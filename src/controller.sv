==> flow/design.v <==
module AluDecoder
    (
    input logic alu_op, s, branch, mult,
    input logic [3:0] cmd,
    output logic no_write, not_alu, not_shift, swap, inv,
    output logic [2:0] alu_ctl,
    output logic [1:0] flag_w
    );
    always_comb begin
        if (alu_op) begin
            case (cmd)
                4'b0100: {alu_ctl, no_write, not_alu, not_shift, swap, inv} = 8'b000_0_0_0_0_0;  
                4'b0010: {alu_ctl, no_write, not_alu, not_shift, swap, inv} = 8'b001_0_0_0_0_0;  
                4'b0000: {alu_ctl, no_write, not_alu, not_shift, swap, inv} = 8'b010_0_0_0_0_0;  
                4'b1100: {alu_ctl, no_write, not_alu, not_shift, swap, inv} = 8'b011_0_0_0_0_0;  
                4'b0001: {alu_ctl, no_write, not_alu, not_shift, swap, inv} = 8'b110_0_0_0_0_0;  
                4'b0101: {alu_ctl, no_write, not_alu, not_shift, swap, inv} = 8'b100_0_0_0_0_0;  
                4'b0110: {alu_ctl, no_write, not_alu, not_shift, swap, inv} = 8'b101_0_0_0_0_0;  
                4'b0011: {alu_ctl, no_write, not_alu, not_shift, swap, inv} = 8'b001_0_0_0_1_0;  
                4'b0111: {alu_ctl, no_write, not_alu, not_shift, swap, inv} = 8'b101_0_0_0_1_0;  
                4'b1110: {alu_ctl, no_write, not_alu, not_shift, swap, inv} = 8'b010_0_0_0_0_1;  
                4'b1010: {alu_ctl, no_write, not_alu, not_shift, swap, inv} = 8'b001_1_0_0_0_0;  
                4'b1011: {alu_ctl, no_write, not_alu, not_shift, swap, inv} = 8'b000_1_0_0_0_0;  
                4'b1000: {alu_ctl, no_write, not_alu, not_shift, swap, inv} = 8'b010_1_0_0_0_0;  
                4'b1001: {alu_ctl, no_write, not_alu, not_shift, swap, inv} = 8'b110_1_0_0_0_0;  
                4'b1111: {alu_ctl, no_write, not_alu, not_shift, swap, inv} = 8'b000_0_1_0_0_1;  
                4'b1101: {alu_ctl, no_write, not_alu, not_shift, swap, inv} = 8'b000_0_1_0_0_0;  
                default: {alu_ctl, no_write, not_alu, not_shift, swap, inv} = 8'bx;  
            endcase
            if (not_alu | (alu_ctl === 3'b010 | alu_ctl === 3'b011 | alu_ctl === 3'b110)) begin
                flag_w = 2'b10 & {2{s}};
            end else begin
                flag_w = 2'b11 & {2{s}};
            end
        end else begin
            casex ({mult, branch, cmd ,s})
                7'b0_1_1001_0: {alu_ctl, flag_w, not_alu, not_shift} = 7'b000_00_1_1;  
                7'b1_0_0XXX_1: {alu_ctl, flag_w, not_alu, not_shift} = 7'b000_01_0_0;  
                7'b0_0_X0XX_X: {alu_ctl, flag_w, not_alu, not_shift} = 7'b001_00_0_0;  
                default: {alu_ctl, flag_w, not_alu, not_shift} = 7'b000_00_0_0;  
            endcase
            no_write = 1'b0;
            swap = 1'b0;
            inv = 1'b0;
        end
    end
endmodule
module CondLogic
    (
    input logic clk, reset,
    input logic pcs, reg_w3, reg_w1, mem_w, no_write,
    input logic [1:0] flag_w,
    input logic [3:0] cond, cond_flags,
    output logic pc_src, reg_write3, reg_write1, mem_write, carry
    );
    logic cond_ex;
    logic [2:0] flag_write, flag_w_dec;
    logic [3:0] flags;
    always_comb begin
        case (flag_w)
            2'b00: flag_w_dec = 3'b000;
            2'b01: flag_w_dec = 3'b100;
            2'b10: flag_w_dec = 3'b110;
            2'b11: flag_w_dec = 3'b111;
        endcase
    end
    assign flag_write = flag_w_dec & {3{cond_ex}};
    Flopenr #(2) nv_flags_flopenr(.clk, .reset, .en(flag_write[2]), .d(cond_flags[3:2]), .q(flags[3:2]));
    Flopenr #(1) c_flags_flopenr(.clk, .reset, .en(flag_write[1]), .d(cond_flags[1]), .q(flags[1]));
    Flopenr #(1) v_flags_flopenr(.clk, .reset, .en(flag_write[0]), .d(cond_flags[0]), .q(flags[0]));
    logic n, z, c, v;
    assign {n, z, c, v} = flags;
    always_comb begin
        case (cond)
            4'b0000: cond_ex = z;  
            4'b0001: cond_ex = ~z;  
            4'b0010: cond_ex = c;  
            4'b0011: cond_ex = ~c;  
            4'b0100: cond_ex = n;  
            4'b0101: cond_ex = ~n;  
            4'b0110: cond_ex = v;  
            4'b0111: cond_ex = ~v;  
            4'b1000: cond_ex = ~z & c;  
            4'b1001: cond_ex = z | ~c;  
            4'b1010: cond_ex = ~(n ^ v);  
            4'b1011: cond_ex = (n ^ v);  
            4'b1100: cond_ex = ~z & ~(n ^ v);  
            4'b1101: cond_ex = z | (n ^ v);  
            4'b1110: cond_ex = 1'b1;  
            default: cond_ex = 1'bx;  
        endcase
    end
    assign pc_src = pcs & cond_ex;
    assign reg_write3 = reg_w3 & cond_ex & ~no_write;
    assign reg_write1 = reg_w1 & cond_ex & ~no_write;
    assign mem_write = mem_w & cond_ex;
    assign carry = c;
endmodule
module Controller
    (
    input logic clk, reset,
    input logic [1:0] op,
    input logic [3:0] cond, cond_flags, rd, instr74,
    input logic [5:0] funct,
    output logic pc_src, reg_write3, reg_write1, mem_write, mem_to_reg, alu_src, carry, swap, inv, not_shift,
    output logic [1:0] imm_src, reg_src, result_src,
    output logic [2:0] alu_ctl,
    output logic [3:0] mul_ctl
    );
    logic pcs, reg_w3, reg_w1, mem_w, no_write, mult;
    logic [1:0] flag_w;
    Decoder decoder(
    .op,
    .funct,
    .instr74,
    .rd,
    .pcs,
    .reg_w3,
    .reg_w1,
    .mem_w,
    .mem_to_reg,
    .alu_src,
    .mult,
    .no_write,
    .not_shift,
    .swap,
    .inv,
    .flag_w,
    .imm_src,
    .result_src,
    .reg_src,
    .alu_ctl
    );
    CondLogic cond_logic(
    .clk,
    .reset,
    .pcs,
    .reg_w3,
    .reg_w1,
    .mem_w,
    .no_write,
    .flag_w,
    .cond,
    .cond_flags,
    .pc_src,
    .reg_write3,
    .reg_write1,
    .mem_write,
    .carry
    );
    assign mul_ctl = {mult, funct[3:1]};
endmodule
module Decoder
    (
    input logic [1:0] op,
    input logic [5:0] funct,
    input logic [3:0] instr74,
    input logic [3:0] rd,
    output logic pcs, reg_w3, reg_w1, mem_w, mem_to_reg, alu_src, mult, no_write, not_shift, swap, inv,
    output logic [1:0] flag_w, imm_src, reg_src, result_src,
    output logic [2:0] alu_ctl
    );
    logic branch, alu_op, not_alu, post_idx;
    MainDecoder main_decoder(
    .op,
    .funct,
    .instr74,
    .branch,
    .mem_to_reg,
    .mem_w,
    .alu_src,
    .reg_w3,
    .reg_w1,
    .alu_op,
    .reg_src,
    .post_idx,
    .mult,
    .imm_src
    );
    AluDecoder alu_decoder(
    .alu_op,
    .s(funct[0]),
    .branch,
    .mult,
    .cmd(funct[4:1]),
    .no_write,
    .not_alu,
    .not_shift,
    .swap,
    .inv,
    .alu_ctl,
    .flag_w
    );
    assign pcs = ((rd == 15) & reg_w3) | branch;
    assign result_src = {post_idx, not_alu};
endmodule
module Flopenr
    #(parameter N = 32)
    (
    input logic clk,
    input logic reset,
    input logic en,
    input logic [N - 1:0] d,
    output logic [N - 1:0] q
    );
    always_ff @(posedge clk, posedge reset) begin
        if (reset) begin
            q <= '0;
        end else if (en) begin
            q <= d;
        end
    end
endmodule
module MainDecoder
    (
    input logic [1:0] op,
    input logic [5:0] funct,
    input logic [3:0] instr74,
    output logic branch, mem_to_reg, mem_w, alu_src, reg_w3, reg_w1, alu_op, post_idx, mult,
    output logic [1:0] imm_src, reg_src
    );
    logic [12:0] controls;  
    function [12:0] dp_controls(input [5:0] funct, input [3:0] instr74);
        casex ({funct, instr74})
            10'b0100100001: dp_controls = 13'b1_0_0_0_00_0_0_00_0_0_0;  
            10'b000XXX1001: dp_controls = 13'b0_0_0_0_00_0_1_00_0_0_1;  
            10'b001XXX1001: dp_controls = 13'b0_0_0_0_00_1_1_00_0_0_1;  
            10'b0XXXXXXXXX: dp_controls = 13'b0_0_0_0_00_1_0_00_1_0_0;  
            10'b1XXXXXXXXX: dp_controls = 13'b0_0_0_1_00_1_0_00_1_0_0;  
            default: dp_controls = 13'bx;
        endcase
    endfunction
    function [12:0] mem_controls(input [5:0] funct);
        casex (funct)
            6'b01XX00: mem_controls = 13'b0_0_1_1_01_0_0_00_0_0_0;  
            6'b11XX00: mem_controls = 13'b0_0_1_0_01_0_0_00_0_0_0;  
            6'b00XX00: mem_controls = 13'b0_0_1_1_01_0_1_00_0_1_0;  
            6'b10XX00: mem_controls = 13'b0_0_1_0_01_0_1_00_0_1_0;  
            6'b01XX10: mem_controls = 13'b0_0_1_1_01_0_1_00_0_0_0;  
            6'b11XX10: mem_controls = 13'b0_0_1_0_01_0_1_00_0_0_0;  
            6'b01XX01: mem_controls = 13'b0_1_0_1_01_1_0_00_0_0_0;  
            6'b11XX01: mem_controls = 13'b0_1_0_0_01_1_0_00_0_0_0;  
            6'b00XX01: mem_controls = 13'b0_1_0_1_01_1_1_00_0_1_0;  
            6'b10XX01: mem_controls = 13'b0_1_0_0_01_1_1_00_0_1_0;  
            6'b01XX11: mem_controls = 13'b0_1_0_1_01_1_1_00_0_0_0;  
            6'b11XX11: mem_controls = 13'b0_1_0_0_01_1_1_00_0_0_0;  
            default: mem_controls = 13'bx;
        endcase
    endfunction
    function [12:0] branch_controls(input [5:0] funct);
        casex (funct)
            6'b10XXXX: branch_controls = 13'b1_0_0_1_10_0_0_01_0_0_0;  
            6'b11XXXX: branch_controls = 13'b1_0_0_1_10_1_0_11_0_0_0;  
            default: branch_controls = 13'bx;
        endcase
    endfunction
    always_comb begin
        case (op)
            2'b00: controls = dp_controls(funct, instr74);  
            2'b01: controls = mem_controls(funct);  
            2'b10: controls = branch_controls(funct);  
            default: controls = 13'bx;
        endcase
    end
    assign {branch, mem_to_reg, mem_w, alu_src, imm_src, reg_w3, reg_w1, reg_src, alu_op, post_idx, mult} = controls;
endmodule
# ---- Reports on Controller
# What the tools print for Controller, step after step.
# Line numbers count from 1 in the design file above.
# Operators carry their Yosys type and port widths (W data, S select, Z words).
# Library cell names are shortened.
# A cell with -- has no value.
dict set report inputs {
  top {Controller}
  clock_port {clk}
  library {sky130hd}
  corner {tt_025C_1v80}
}

# ---- Word level
# Source: Yosys, flattened and elaborated, memories not mapped. Widths are those after wreduce; folded enables and synchronous resets count as part of the registers. Registers that Yosys merges into a memory's read port (data or address) are not register bits. Print and check cells do not count. Equal cells are merged and count once.
# Memory sizes are those after Yosys's memory passes, which may raise the word count (mostly to a power of two), join words into wider ones and drop unused or constant bits.
dict set report bits {
  regBits 4
  rom_bits 112
  memories 1
  input_bits 26
  output_inout_bits 23
}
# name words word_bits rd write_ports line
set memory_table {}
lappend memory_table {{(no name shown)} 16 7 1 0 11} ;# case (cmd)
dict set report op_classes {
  n_eq 41
  muxes 17
  logic 24
  reduce_and_logical 5
}
# cell count
set op_table {}
lappend op_table {{$pmux W13 S12} 1}
lappend op_table {{$pmux W13 S3} 2}
lappend op_table {{$eq A4 B4 Y1 const B} 15}
lappend op_table {{$pmux W13 S2} 2}
lappend op_table {{$eq A4 B3 Y1 const B} 8}
lappend op_table {{$pmux W1 S15} 1}
lappend op_table {{$pmux W5 S3} 1}
lappend op_table {{$pmux W3 S4} 1}
lappend op_table {{$eq A10 B9 Y1 const B} 1}
lappend op_table {{$eq A2 B2 Y1 const B} 5}
lappend op_table {{$and A1 B1 Y1} 9}
lappend op_table {{$eq A4 B1 Y1 const B} 2}
lappend op_table {{$eq A4 B2 Y1 const B} 2}
lappend op_table {{$logic_not A4 Y1} 2}
lappend op_table {{$mux W8} 1}
lappend op_table {{$not A1 Y1} 7}
lappend op_table {{$eq A7 B4 Y1 const B} 1}
lappend op_table {{$eq A7 B5 Y1 const B} 1}
lappend op_table {{$eq A7 B6 Y1 const B} 1}
lappend op_table {{$or A1 B1 Y1} 6}
lappend op_table {{$eqx A3 B2 Y1 const B} 2}
lappend op_table {{$mux W1} 6}
lappend op_table {{$eq A2 B1 Y1 const B} 2}
lappend op_table {{$logic_not A2 Y1} 2}
lappend op_table {{$eqx A3 B3 Y1 const B} 1}
lappend op_table {{$and A3 B3 Y3} 1}
lappend op_table {{$logic_not A3 Y1} 1}
lappend op_table {{$mux W3} 1}
# Other operator kinds: 2; their cells: 2.

# ---- Depth
# Depth = most cells in a row (Yosys ltp): at word level without a register or memory, in the mapped netlist without a sequential cell, where the memories' decode and read muxes count.
dict set report logic_depth {
  word_depth 14
  ABC_AREA 0
  depth_mapped 8
}

# ---- Synthesis result
# Source: synth_stat.txt of the flow (Yosys; design flattened, memories mapped). It holds for the ABC_AREA given above (unset counts as 0); a run with the other value may have another netlist.
# cell_type count type_area_um2
set types {}
lappend types {dfrtp_1 4 100.096}
lappend types {buf_4 8 60.058}
lappend types {nor2_1 15 56.304}
lappend types {nand2_1 14 52.55}
lappend types {ha_1 3 37.536}
lappend types {xnor2_1 4 35.034}
lappend types {mux2_1 3 33.782}
lappend types {inv_1 7 26.275}
lappend types {nor4b_4 1 23.773}
lappend types {buf_6 2 22.522}
lappend types {nor3b_1 3 22.522}
lappend types {a31oi_4 1 21.27}
lappend types {a21oi_1 4 20.019}
lappend types {nand3_1 4 20.019}
lappend types {nor3_1 4 20.019}
lappend types {nor2b_1 3 18.768}
lappend types {and3b_1 2 17.517}
lappend types {a211oi_1 2 15.014}
# Not listed: further types 25, cells in them 31.
dict set report mapped {
  mapped_cells 115
  synth_area_um2 849.6
  seqArea_um2 100.1
  flip_flops 4
  n_buf 14
}
# By module: a second synthesis without flattening, with its own total; a netlist apart from the flattened one above.
dict set report hier_totals {
  cells_unflattened 121
  hier_area_um2 889.6
}
# Rows give one instance, submodules left out.
# mod instances cells area_um2 mod_seq_area_um2
set by_module {}
lappend by_module {CondLogic 1 44 305.3 0.0}
lappend by_module {MainDecoder 1 30 193.9 0.0}
lappend by_module {AluDecoder 1 28 166.4 0.0}
lappend by_module {{Flopenr (N=1)} 2 3 43.8 25.0}
lappend by_module {{Flopenr (N=2)} 1 5 76.3 50.0}
lappend by_module {Controller 1 4 30.0 0.0}
lappend by_module {Decoder 1 4 30.0 0.0}

# ---- Worst setup path after synthesis
# Source: OpenSTA report_checks on the synthesized netlist (no wires, ideal clock, input and output delay 20% of the period each), path of least setup slack; recovery checks are left aside. Register names are those of the netlist, which keeps one name where synthesis merged equal registers.
dict set report synth_path {
  path_kind {input port to output port}
  startpoint {input funct[1]}
  endpoint {output pc_src}
  clock_period_ns 2.43
  input_delay_ns 0.486
  launch_ns 0.486
  arrival_time_ns 1.781
  required_ns 1.944
  slack_ns 0.163
  delay_ns 1.295
  stages 7
  path_buffers 1
  synth_period_reached_ns 2.267
}
# "delay_ns" is the arrival time less input delay plus setup time.
# At an output port there is no setup time.
# "stages": output pins that drive a net of the path, with the launching flip-flop's if there is one; two outputs of one cell count as two.
# "synth_period_reached_ns" = period - worst setup slack (recovery checks aside). The figure is calculated, with input and output delays left at 20% of the set period.
# Between the ends stands the longest chain of elaborated cells between them, by number of cells; it is not shown to be the way that was timed. Of several equally long chains one is given.
# A line is the first line of the expression or statement that the cell stems from. Yosys adds cells for indexed reads and writes and turns some case tables into memories.
dict set report synth_between {
  cell_sequence {buf_2 > nand2_1 > nor4b_2 > o21ai_1 > a221oi_1 > or2_1 > a31oi_1}
  elab_chain_cells 6
}
# element line
set synth_rtl {}
lappend synth_rtl {{start, declared} 104} ;# input logic [5:0] funct,
lappend synth_rtl {{$eq A4 B4 Y1} 234} ;# casex (funct)
lappend synth_rtl {{$pmux W13 S12} 234}
lappend synth_rtl {{$pmux W13 S3} 258} ;# case (op)
lappend synth_rtl {{$and A1 B1 Y1} 194} ;# assign pcs = ((rd == 15) & reg_w3) | branch;
lappend synth_rtl {{$or A1 B1 Y1} 194}
lappend synth_rtl {{$and A1 B1 Y1} 93} ;# assign pc_src = pcs & cond_ex;
lappend synth_rtl {{end, declared} 105} ;# output logic pc_src, reg_write3, reg_write1, mem_write, mem_to_reg, alu_src, carry, swap, inv, not_shift,

# ---- Path in the finished layout
# Path of least setup slack in the final report of stored run 1 (OpenROAD, finished layout, wires in). Where an end is a register, its clock arrival counts in the times.
dict set report layout_path {
  path_kind {flip-flop to output port}
  startpoint {register cond_logic.nv_flags_flopenr.q[1]}
  endpoint {output pc_src}
  clock_period_ns 2.52
  launch_ns 0.23
  arrival_time_ns 1.97
  required_ns 2.02
  slack_ns 0.05
  stages 9
  path_buffers 2
}
# Between the ends stands the longest chain of elaborated cells between them, by number of cells; it is not shown to be the way that was timed. Of several equally long chains one is given.
dict set report layout_between {
  cell_sequence {dfrtp_1 > nor2b_1 > xnor2_1 > a22oi_1 > nand3_1 > nand2_2 > buf_6 > a31oi_4 > buf_6}
  elab_chain_cells 5
}
# element line
set layout_rtl {}
lappend layout_rtl {{start, declared} 204} ;# output logic [N - 1:0] q
lappend layout_rtl {{start, assigned} 208} ;# q <= '0;
lappend layout_rtl {{start, assigned} 210} ;# q <= d;
lappend layout_rtl {{$xor A1 B1 Y1} 87} ;# 4'b1100: cond_ex = ~z & ~(n ^ v);
lappend layout_rtl {{$not A1 Y1} 87}
lappend layout_rtl {{$and A1 B1 Y1} 87}
lappend layout_rtl {{$pmux W1 S15} 74} ;# case (cond)
lappend layout_rtl {{$and A1 B1 Y1} 93} ;# assign pc_src = pcs & cond_ex;
lappend layout_rtl {{end, declared} 105} ;# output logic pc_src, reg_write3, reg_write1, mem_write, mem_to_reg, alu_src, carry, swap, inv, not_shift,

Record of 2 stored runs of the RTL-to-layout flow on Controller, platform sky130hd. The runs are unordered. Constraints: input delay and output delay 20% of the set period each, output load 0.01 pF.
"timing.achieved_period_ns" means the clock period less the worst setup slack. The figure is calculated, with input and output delays left at 20% of the set period.
"worst_setup_path_time_ns" means the part of the period allowed to the worst setup path (the constraints hold back 20% at inputs and 20% at outputs) less its slack; where the path has registers, the arrival times of their clocks count too.

[flow] stored run 1: files
==> flow/run.sh <==
#!/bin/bash
# the make line also repeats the synthesis and layout settings of config.mk as NAME=value (left out here)
make -C /OpenROAD-flow-scripts/flow DESIGN_CONFIG=/design/flow/config.mk WORK_HOME=/design/flow/orfs CLKGATE_MAP_FILE= finish
==> flow/config.mk <==
export PLATFORM = sky130hd
export DESIGN_NAME = Controller
export DESIGN_NICKNAME = Controller
export VERILOG_FILES = /design/flow/design.v
export SDC_FILE = /design/flow/constraint.sdc
export NUM_CORES = 4
export LEC_CHECK = 0
export CAP_MARGIN = 20
export CORE_MARGIN = 2
export CORE_UTILIZATION = 40
export SETUP_SLACK_MARGIN = 0.39
export SLEW_MARGIN = 20
==> flow/constraint.sdc <==
create_clock -name core_clock -period 2.52 [get_ports {clk}]
set_input_delay 0.5040 -clock core_clock [delete_from_list [all_inputs] [get_ports {clk}]]
set_output_delay 0.5040 -clock core_clock [all_outputs]
set_load 0.01 [all_outputs]

[flow] stored run 1: metrics
[metrics] total_negative_slack_ns = 0.000
[metrics] design_die_area_um2 = 2508.5
[metrics] layout_stdcell_area_um2 = 1880.5
[metrics] post_route_util_frac = 0.949
[metrics] synth_chip_area_um2 = 849.6
[metrics] timing.achieved_period_ns = 2.472
[metrics] worst_setup_path_time_ns = 1.97
[metrics] critical_path_kind = flip-flop to output port
[metrics] final_setup_ws_ns = 0.048

[flow] stored run 2: files
==> flow/run.sh <==
#!/bin/bash
# the make line also repeats the synthesis and layout settings of config.mk as NAME=value (left out here)
make -C /OpenROAD-flow-scripts/flow DESIGN_CONFIG=/design/flow/config.mk WORK_HOME=/design/flow/orfs CLKGATE_MAP_FILE= finish
==> flow/config.mk <==
export PLATFORM = sky130hd
export DESIGN_NAME = Controller
export DESIGN_NICKNAME = Controller
export VERILOG_FILES = /design/flow/design.v
export SDC_FILE = /design/flow/constraint.sdc
export NUM_CORES = 4
export LEC_CHECK = 0
export CAP_MARGIN = 20
export CORE_MARGIN = 5
export CORE_UTILIZATION = 35
export CTS_CLUSTER_SIZE = 44
export MAX_ROUTING_LAYER = met4
export PLACE_DENSITY_LB_ADDON = 0.03
export SETUP_SLACK_MARGIN = 0.4
export SLEW_MARGIN = 20
==> flow/constraint.sdc <==
create_clock -name core_clock -period 1.52 [get_ports {clk}]
set_input_delay 0.3040 -clock core_clock [delete_from_list [all_inputs] [get_ports {clk}]]
set_output_delay 0.3040 -clock core_clock [all_outputs]
set_load 0.01 [all_outputs]

[flow] stored run 2: metrics
[metrics] total_negative_slack_ns = -8.882
[metrics] design_die_area_um2 = 3512.3
[metrics] layout_stdcell_area_um2 = 2145.8
[metrics] post_route_util_frac = 0.952
[metrics] synth_chip_area_um2 = 849.6
[metrics] timing.achieved_period_ns = 2.378
[metrics] worst_setup_path_time_ns = 2.07
[metrics] critical_path_kind = flip-flop to output port
[metrics] final_setup_ws_ns = -0.858
