==> flow/design.v <==
module Adder
    #(parameter N = 32)
    (
    input logic [N - 1:0] a, b,
    input logic cin,
    output logic [N - 1:0] s,
    output logic cout
    );
    assign {cout, s} = a + b + cin;
endmodule
module Flopr #(parameter N = 32)
    (
    input logic clk,
    input logic reset,
    input logic [N - 1:0] d,
    output logic [N - 1:0] q
    );
    always_ff @(posedge clk, posedge reset) begin
        if (reset)begin
            q <= 0;
        end else begin
            q <= d;
        end
    end
endmodule
module Mux2
    #(parameter N = 32)
    (
    input logic [N - 1:0] d0, d1,
    input logic s,
    output logic [N - 1:0] y
    );
    assign y = s ? d1 : d0;
endmodule
module PcModule(
    input logic clk, reset,
    input logic pc_src,
    input logic [31:0] jump,
    output logic [31:0] pc, pc_plus4
    );
    logic [31:0] pc_next;
    Mux2 #(32) mux(.d0(pc_plus4), .d1(jump), .s(pc_src), .y(pc_next));
    Flopr #(32) pcreg(.clk(clk), .reset(reset), .d(pc_next), .q(pc));
    Adder #(32) plus4(.a(pc), .b(32'b100), .cin(1'b0), .s(pc_plus4), .cout());
endmodule
# ---- Reports on PcModule
# What the tools print for PcModule, step after step.
# Lines are those of the file above, counted from 1.
# Operators carry their Yosys type and port widths (W data, S select, Z words).
# Cell names lack the library's common part.
# Not given: --
dict set report design {
  design {PcModule}
  clock_port {clk}
  cell_library {sky130hd}
  corner {tt_025C_1v80}
}

# ---- Word level
# Yosys after proc, flatten, opt, wreduce and memory -nomap, before mapping. Enables and synchronous resets that opt folds into registers are not counted as muxes. Memory bits, and registers merged into a memory's read port (data or address), are not among the register bits. Print and check cells are not counted. Equal cells are merged and count once.
dict set report word_totals {
  register_bits 32
  out_inout_bits 64
  word_cells 3
}
dict set report classes {
  addsub 1
  n_mux 1
}
# operator n
set op_table {}
lappend op_table {{$add A32 B3 Y32 const B} 1}
lappend op_table {{$mux W32} 1}

# ---- Longest topological paths
# Longest topological path by Yosys (ltp), each cell counted once; first at word level (registers and memories cut), then after technology mapping (sequential cells cut; the memories' decode and read muxes count).
dict set report depth {
  ltp_word 2
  abc_area 0
  depth_mapped 7
  mapped_depth_nobuf 5
}

# ---- Netlist
# The flow's flattened synthesis, as Yosys stat reports it; memories are mapped. The netlist is that of the ABC_AREA named above (0 if unset); the other value can give another one.
# type n area_total_um2
set types {}
lappend types {dfrtp_1 32 800.768}
lappend types {mux2_2 16 180.173}
lappend types {xor2_1 9 78.826}
lappend types {xnor2_1 8 70.067}
lappend types {nand2_1 17 63.811}
lappend types {o31a_1 6 52.55}
lappend types {nand3_1 9 45.043}
lappend types {nor2_1 12 45.043}
lappend types {or4_1 6 45.043}
lappend types {nand4_1 7 43.792}
lappend types {nor3_1 8 40.038}
lappend types {a31oi_1 6 37.536}
lappend types {or2_2 6 37.536}
lappend types {nand2b_1 5 31.28}
lappend types {nor4_1 5 31.28}
lappend types {a221o_1 3 30.029}
lappend types {o21a_1 4 30.029}
lappend types {o31ai_1 4 30.029}
# Not listed: further types 20, cells in them 40.
dict set report synth_totals {
  cell_count 203
  area_um2 1945.6
  ff_cells 32
  buf_cells 12
}
# By module: a second synthesis without flattening, with its own total; a netlist apart from the flattened one above.
dict set report unflattened {
  cells_unflattened 315
  hier_area_um2 3106.7
}
# Rows give one instance, submodules left out.
# mod n_inst n_cells mod_area_um2
set modules {}
lappend modules {{Adder #(N=32)} 1 244 1750.4}
lappend modules {{Flopr #(N=32)} 1 33 804.5}
lappend modules {{Mux2 #(N=32)} 1 36 544.3}
lappend modules {PcModule 1 2 7.5}

# ---- Path before layout
# Path of least setup slack by OpenSTA after synthesis, without wires, with an ideal clock, recovery checks aside; 20% of the period is set as input and as output delay. Where synthesis merged equal registers, the netlist keeps one of their names.
dict set report synth_timing {
  path_kind {register -> output}
  startpoint {register pcreg.q[2]}
  endpoint {output pc_plus4[18]}
  period_ns 3.58
  output_delay_ns 0.716
  t_arrival_ns 2.091
  required_time_ns 2.864
  setup_slack_ns 0.773
  delay_ns 2.091
  stages 8
  n_path_buf 2
  period_less_setup_slack_ns 2.807
}
# "delay_ns" is the arrival time less input delay plus setup time.
# A path that ends at an output port has no setup time.
# "stages": output pins that drive a net of the path, with the launching flip-flop's if there is one; two outputs of one cell count as two.
# "period_less_setup_slack_ns" = period - worst setup slack (recovery checks aside). The figure is calculated, with input and output delays left at 20% of the set period.
# The rows between start and end are the longest chain of elaborated cells between them; the timing report does not say that the signal goes this way. Where chains are equally long, one stands for them.
# A line is the first line of the expression or statement that the cell stems from. Yosys adds cells for indexed reads and writes and turns some case tables into memories.
dict set report synth_via {
  cell_sequence {dfrtp_1 > ha_1 > nand3_1 > or4_1 > buf_2 > clkbuf_1 > o21a_1 > or2_2}
  elab_chain_len 1
}
# item line
set synth_rtl {}
lappend synth_rtl {{start, declared} 16} ;# output logic [N - 1:0] q
lappend synth_rtl {{start, assigned} 20} ;# q <= 0;
lappend synth_rtl {{start, assigned} 22} ;# q <= d;
lappend synth_rtl {{$add A32 B3 Y32} 9} ;# assign {cout, s} = a + b + cin;
lappend synth_rtl {{end, declared} 39} ;# output logic [31:0] pc, pc_plus4

# ---- Timing after layout
# From the final timing report of run 1: the path of least setup slack in the routed layout; clock arrival at registers is part of the times.
dict set report layout_timing {
  path_kind {register -> output}
  startpoint {register pcreg.q[3]}
  endpoint {output pc_plus4[18]}
  period_ns 4.05
  output_delay_ns 0.81
  t_arrival_ns 3.03
  required_time_ns 3.24
  setup_slack_ns 0.21
  stages 9
  n_path_buf 3
}
# The rows between start and end are the longest chain of elaborated cells between them; the timing report does not say that the signal goes this way. Where chains are equally long, one stands for them.
dict set report layout_via {
  cell_sequence {dfrtp_1 > ha_1 > nand3_1 > or4_1 > buf_2 > clkbuf_2 > o21a_1 > or2_2 > clkdlybuf4s50_1}
  elab_chain_len 1
}
# item line
set layout_rtl {}
lappend layout_rtl {{start, declared} 16} ;# output logic [N - 1:0] q
lappend layout_rtl {{start, assigned} 20} ;# q <= 0;
lappend layout_rtl {{start, assigned} 22} ;# q <= d;
lappend layout_rtl {{$add A32 B3 Y32} 9} ;# assign {cout, s} = a + b + cin;
lappend layout_rtl {{end, declared} 39} ;# output logic [31:0] pc, pc_plus4

Hand-over note for PcModule

2 stored runs of PcModule in the flow (synthesis by Yosys, layout by OpenROAD, sky130hd cells), in arbitrary order. Constraints: input delay and output delay 20% of the set period each, output load 0.01 pF.
"period_reached_ns": clock period set for the run, less the worst setup slack. It is reckoned from that one timing run; input and output delays stay at 20% of the period that was set.
"worst_path_time_ns" = time allowed to the worst setup path (clock period - input delay - output delay, where it has them) - its slack; a late launch clock adds to it, a late capture clock takes from it.
"design_power_uw": no workload was simulated; the value follows from the tool's default switching activity.

[flow] run 1: files
==> flow/run.sh <==
#!/bin/bash
# the make line also repeats the synthesis and layout settings of config.mk as NAME=value (left out here)
make -C /OpenROAD-flow-scripts/flow DESIGN_CONFIG=/design/flow/config.mk WORK_HOME=/design/flow/orfs CLKGATE_MAP_FILE= finish
==> flow/config.mk <==
export PLATFORM = sky130hd
export DESIGN_NAME = PcModule
export DESIGN_NICKNAME = PcModule
export VERILOG_FILES = /design/flow/design.v
export SDC_FILE = /design/flow/constraint.sdc
export NUM_CORES = 4
export LEC_CHECK = 0
export CAP_MARGIN = 20
export CORE_MARGIN = 2
export CORE_UTILIZATION = 28
export CTS_CLUSTER_DIAMETER = 171
export GPL_TIMING_DRIVEN = 0
export MIN_ROUTING_LAYER = met1
export SLEW_MARGIN = 20
export TNS_END_PERCENT = 55
==> flow/constraint.sdc <==
create_clock -name core_clock -period 4.05 [get_ports {clk}]
set_input_delay 0.8100 -clock core_clock [delete_from_list [all_inputs] [get_ports {clk}]]
set_output_delay 0.8100 -clock core_clock [all_outputs]
set_load 0.01 [all_outputs]

[flow] run 1: metrics
[metrics] yosys_chip_area_um2 = 1945.6
[metrics] die_area_um2 = 7631.8
[metrics] final_stdcell_area_um2 = 3109.2
[metrics] finish.utilization_frac = 0.46
[metrics] worstSetupSlack_ns = 0.207
[metrics] timing.setup.tns_ns = 0.000
[metrics] hold_ws_ns = 0.545
[metrics] design_power_uw = 1031
[metrics] period_reached_ns = 3.843
[metrics] worst_path_time_ns = 3.03
[metrics] timing.worst_path_kind = register -> output

[flow] run 2: files
==> flow/run.sh <==
#!/bin/bash
# the make line also repeats the synthesis and layout settings of config.mk as NAME=value (left out here)
make -C /OpenROAD-flow-scripts/flow DESIGN_CONFIG=/design/flow/config.mk WORK_HOME=/design/flow/orfs CLKGATE_MAP_FILE= finish
==> flow/config.mk <==
export PLATFORM = sky130hd
export DESIGN_NAME = PcModule
export DESIGN_NICKNAME = PcModule
export VERILOG_FILES = /design/flow/design.v
export SDC_FILE = /design/flow/constraint.sdc
export NUM_CORES = 4
export LEC_CHECK = 0
export ABC_AREA = 1
export CAP_MARGIN = 10
export CELL_PAD_IN_SITES_GLOBAL_PLACEMENT = 3
export CORE_ASPECT_RATIO = 1.15
export CORE_MARGIN = 2
export CORE_UTILIZATION = 66
export GPL_ROUTABILITY_DRIVEN = 1
export MAX_ROUTING_LAYER = met4
export PLACE_DENSITY_LB_ADDON = 0.17
export SLEW_MARGIN = 20
export TNS_END_PERCENT = 80
==> flow/constraint.sdc <==
create_clock -name core_clock -period 2.06 [get_ports {clk}]
set_input_delay 0.4120 -clock core_clock [delete_from_list [all_inputs] [get_ports {clk}]]
set_output_delay 0.4120 -clock core_clock [all_outputs]
set_load 0.01 [all_outputs]

[flow] run 2: unfinished; error FLW-0024 in placement

End of note.
